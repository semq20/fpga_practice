==> flow/design.v <==
module clk_div(
    input in_sys_clk,
    output out_clock_ena
);
reg [1:0] cnt;
reg ce;
    initial begin
      cnt <= 1'b0;
      ce  <= 1'b0;
    end
    always @(posedge in_sys_clk) begin
      if(cnt == 1) begin
          ce <= 1'b1;
          cnt <= 0;
      end  else begin
          ce <= 1'b0;
	  cnt <= cnt + 1'b1;
      end
    end
    assign out_clock_ena = ce;
endmodule
`timescale 1 ns/ 1ps;
module mcp3201_driver(
    input sys_clk,
    input clock_ena,
    input spi_in,
    output spi_chip_select,
    output spi_clk,
    output [11:0] odata,
    output reg out_data_valid
);
    reg [32:0] sr;
    reg [11:0] sr_data_in;
    reg [11:0] data;
    reg [32:0] sr_chip_select;
    reg spi_clk_tmp;
    reg spi_ncs;
    reg spi_clk_dff;
    reg spi_ncs_dff;
    wire data_valid;
    wire odata_valid;
    initial begin
      sr_chip_select <= 33'b111_0000_0000_0000_0000_0000_0000_0000_00;
      sr             <= 33'b000_0101_0101_0101_0101_0101_0101_0101_01;
    end
    always @(posedge sys_clk) begin
      if(clock_ena) begin
        sr <= {sr[31:0], sr[32]};
      end
        spi_clk_tmp <= sr[32];
    end
    always @(posedge sys_clk) begin
      if(clock_ena) begin
        sr_chip_select <= {sr_chip_select[31:0], sr_chip_select[32]};
      end
        spi_ncs <= sr_chip_select[32];
    end
	always @(posedge sys_clk) begin
    	  spi_clk_dff <= spi_clk;
      if((spi_clk == 1'b1) && (spi_clk_dff == 1'b0)) begin
        out_data_valid <= 1'b1;
      end else begin
        out_data_valid <= 1'b0;
      end
	end
	always @(posedge sys_clk) begin
     if(data_valid) begin
        sr_data_in <= {sr_data_in[10:0], spi_in};
     end
    	 end
	assign data_valid = ((spi_clk == 1'b1) && (spi_clk_dff == 1'b0)) ?  1'b1 : 1'b0;
	always @(posedge sys_clk) begin
		spi_ncs_dff <= spi_ncs;
	end
  	assign odata_valid = ((spi_ncs == 1'b1) && (spi_ncs_dff == 1'b0)) ?  1'b1 : 1'b0;
	always @(posedge sys_clk) begin
	  if(odata_valid) begin
		  data <= sr_data_in;
	 end
	end
	assign odata = data;
        assign spi_chip_select = spi_ncs;
        assign spi_clk         = spi_clk_tmp;
endmodule
module top_mcp3201(
    input in_sys_clk,  
    input in_sys_data,
    output out_sys_clk,
    output out_sys_ncs
);
    wire ce;
    wire adc_data_valid;
    wire [11:0] adc_data;
    clk_div inst_clk_div(
        .in_sys_clk(in_sys_clk),
        .out_clock_ena(ce)  
    );
    mcp3201_driver inst_mcp3201_driver(
        .sys_clk(in_sys_clk),
        .clock_ena(ce),
        .spi_chip_select(out_sys_ncs),
        .spi_in(in_sys_data),
        .spi_clk(out_sys_clk),
        .odata(adc_data),
        .out_data_valid(adc_data_valid)
    );
endmodule
### From RTL to reports: top_mcp3201

What the tools print for top_mcp3201, step after step.
Line numbers count from 1 in the design file above.
Library cell names are shortened.
The mark - stands for no value.

| design | value |
|---|---|
| design top | top_mcp3201 |
| clock port | in_sys_clk |
| library | sky130hd |
| timing corner | tt_025C_1v80 |

### After elaboration

Yosys after proc, flatten, opt, wreduce and memory -nomap, before mapping. Enables and synchronous resets that opt folds into registers are not counted as muxes. Memory bits, and registers merged into a memory's read port (data or address), are not among the register bits. Print and check cells are not counted. Equal cells are merged and count once.

| storage and ports | value |
|---|---|
| output and inout bits | 2 |
| bits of input ports | 2 |
| word-level cells | 9 |
| register bits | 71 |

| cells by class | value |
|---|---|
| $add $sub $neg | 1 |
| eq/ne operators | 1 |
| muxes and demuxes | 1 |

Operator list:

| kind | number |
|---|---|
| adder 2 x 1 -> 2 bit with constant B | 1 |
| equality test 2 x 1 -> 1 bit with constant B | 1 |
| 2-to-1 mux 1 bit | 1 |

### Longest topological paths

Longest topological path by Yosys (ltp), each cell counted once; first at word level (registers and memories cut), then after technology mapping (sequential cells cut; the memories' decode and read muxes count).

| logic depth | value |
|---|---|
| word-level depth | 2 |
| ABC_AREA | 0 |
| depth in mapped cells | 3 |
| mapped depth without buffers | 3 |

### After synthesis

The flow's flattened synthesis, as Yosys stat reports it; memories are mapped. The netlist is that of the ABC_AREA named above (0 if unset); the other value can give another one.
The area totals of this step are shown rounded.

| synthesis totals | value |
|---|---|
| buffer cells | 0 |
| mapped flip-flops | 71 |
| area of sequential cells | 2,080 sq um |
| mapped cells | 76 |
| chip area (Yosys) | 2,120 sq um |

Cell types:

| type | number | total area (sq um) |
|---|---|---|
| edfxtp_1 | 66 | 1.98E+03 |
| dfxtp_1 | 5 | 100.096 |
| ha_1 | 2 | 25.024 |
| nor2_1 | 2 | 7.507 |
| inv_1 | 1 | 3.754 |

By module: a second synthesis without flattening, with its own total; a netlist apart from the flattened one above.

| second synthesis, totals | value |
|---|---|
| cell total of the unflattened synthesis | 105 |
| area (unflattened synthesis) | 2,930 sq um |

Rows give one instance, submodules left out.

By module:

| module | sequential area (sq um) | instances | cells | area (sq um) |
|---|---|---|---|---|
| mcp3201_driver | 2,800 | 1 | 97 | 2,830 |
| clk_div | 60.1 | 1 | 8 | 96.3 |
| top_mcp3201 | 0.0 | 1 | 0 | 0.0 |

### Worst setup path after synthesis

OpenSTA on the mapped netlist: ideal clock, no wires. The path of least setup slack (recovery checks aside). Input and output delay are each 20% of the period. Register names are those of the netlist, which keeps one name where synthesis merged equal registers.

| timing post-synthesis | value |
|---|---|
| kind | flip-flop to flip-flop |
| start | register inst_clk_div.ce |
| end | register inst_mcp3201_driver.sr[0] |
| period | 2.95 ns |
| setup slack | 0.807 ns |
| path delay | 2.143 ns |
| launch time at the first pin | 0.000 ns |
| arrival time | 1.714 ns |
| stages | 1 |
| setup time | 0.429 ns |
| required time | 2.521 ns |
| path buffers | 0 |
| synthesis period reached | 2.143 ns |

"path delay" is the arrival time less input delay plus setup time.
"stages": output pins that drive a net of the path, with the launching flip-flop's if there is one; two outputs of one cell count as two.
"synthesis period reached" = period - worst setup slack (recovery checks aside). The figure is calculated, with input and output delays left at 20% of the set period.

| between the ends, post-synthesis | value |
|---|---|
| cells stage by stage | dfxtp_1 |
| cells in the longest elaborated chain | 0 |
| elaborated cells on any way between the ends | 0 |
| source lines of those cells | 0 |

Ends and longest elaborated chain, post-synthesis:

| item | RTL line | text |
|---|---|---|
| start: declaration | 6 | `reg ce;` |
| start: assignment | 13 | `ce <= 1'b1;` |
| start: assignment | 16 | `ce <= 1'b0;` |
| end: assignment | 48 | `sr <= {sr[31:0], sr[32]};` |
| end: declaration | 32 | `reg [32:0] sr;` |

### Path in the finished layout

Path of least setup slack in the final report of record 1 (OpenROAD, finished layout, wires in). Where an end is a register, its clock arrival counts in the times.

| timing post-layout | value |
|---|---|
| kind | flip-flop to output port |
| start | register inst_mcp3201_driver.spi_clk_tmp |
| end | output port out_sys_clk |
| path buffers | 1 |
| external output delay | 0.25 ns |
| arrival time | 0.93 ns |
| setup slack | 0.06 ns |
| stages | 2 |
| period | 1.24 ns |
| required time | 0.99 ns |
| launch time at the first pin | 0.39 ns |

| between the ends, post-layout | value |
|---|---|
| cells stage by stage | dfxtp_1 -> clkdlybuf4s15_1 |
| cells in the longest elaborated chain | 0 |
| elaborated cells on any way between the ends | 0 |
| source lines of those cells | 0 |

Ends and longest elaborated chain, post-layout:

| item | RTL line | text |
|---|---|---|
| start: declaration | 36 | `reg spi_clk_tmp;` |
| start: assignment | 50 | `spi_clk_tmp <= sr[32];` |
| end: declaration | 88 | `output out_sys_clk,` |

Add stored flow runs of top_mcp3201

Top module top_mcp3201; platform sky130hd; tools Yosys and OpenROAD; 2 stored runs in no particular order. Input and output delays are each 20% of the period that was set; the output load is 0.01 pF.
By "time of the worst setup path" is meant the share of the clock period that the worst setup path is allowed (20% is reserved at inputs, 20% at outputs), minus its slack. Clock arrival times at its registers enter into it.
"total power of the final layout" is the tool's figure for a default switching activity; nothing was simulated.
The measured numbers are rounded.

#### Record 1

| setting | value |
|---|---|
| period_ns | `1.24` |
| CORE_UTILIZATION | `63` |
| PLACE_DENSITY_LB_ADDON | `0.02` |
| CORE_ASPECT_RATIO | `1.17` |
| GPL_ROUTABILITY_DRIVEN | `1` |
| CTS_CLUSTER_SIZE | `12` |
| CTS_CLUSTER_DIAMETER | `309` |
| CAP_MARGIN | `25` |
| MAX_ROUTING_LAYER | `met4` |
| CORE_MARGIN | `2` |
| SLEW_MARGIN | `20` |

| result | value |
|---|---|
| total negative slack | 0.000 ns |
| time of the worst setup path | 0.93 ns |
| worst path kind | flip-flop to output port |
| standard-cell area of the final layout | 2,380 sq um |
| post-route worst hold slack | 0.378 ns |
| mapped cell area after synthesis | 2,120 sq um |
| worst setup slack after layout | 0.059 ns |
| area of the die | 3,840 sq um |
| post-layout utilization | 0.753 |
| total power of the final layout | 4,100 µW |

#### Record 2

| setting | value |
|---|---|
| period_ns | `2.7` |
| CORE_UTILIZATION | `20` |
| SETUP_SLACK_MARGIN | `0.03` |
| PLACE_DENSITY_LB_ADDON | `0.17` |
| CORE_ASPECT_RATIO | `0.52` |
| CORE_MARGIN | `8` |
| CELL_PAD_IN_SITES_GLOBAL_PLACEMENT | `2` |
| TNS_END_PERCENT | `80` |
| GPL_ROUTABILITY_DRIVEN | `0` |
| CTS_CLUSTER_DIAMETER | `180` |
| SLEW_MARGIN | `25` |
| MAX_ROUTING_LAYER | `met5` |
| CAP_MARGIN | `20` |

| result | value |
|---|---|
| total negative slack | 0.000 ns |
| time of the worst setup path | 1.15 ns |
| worst path kind | flip-flop to output port |
| standard-cell area of the final layout | 2,580 sq um |
| post-route worst hold slack | 0.379 ns |
| mapped cell area after synthesis | 2,120 sq um |
| worst setup slack after layout | 1.01 ns |
| area of the die | 14,300 sq um |
| post-layout utilization | 0.248 |
| total power of the final layout | 2,180 µW |
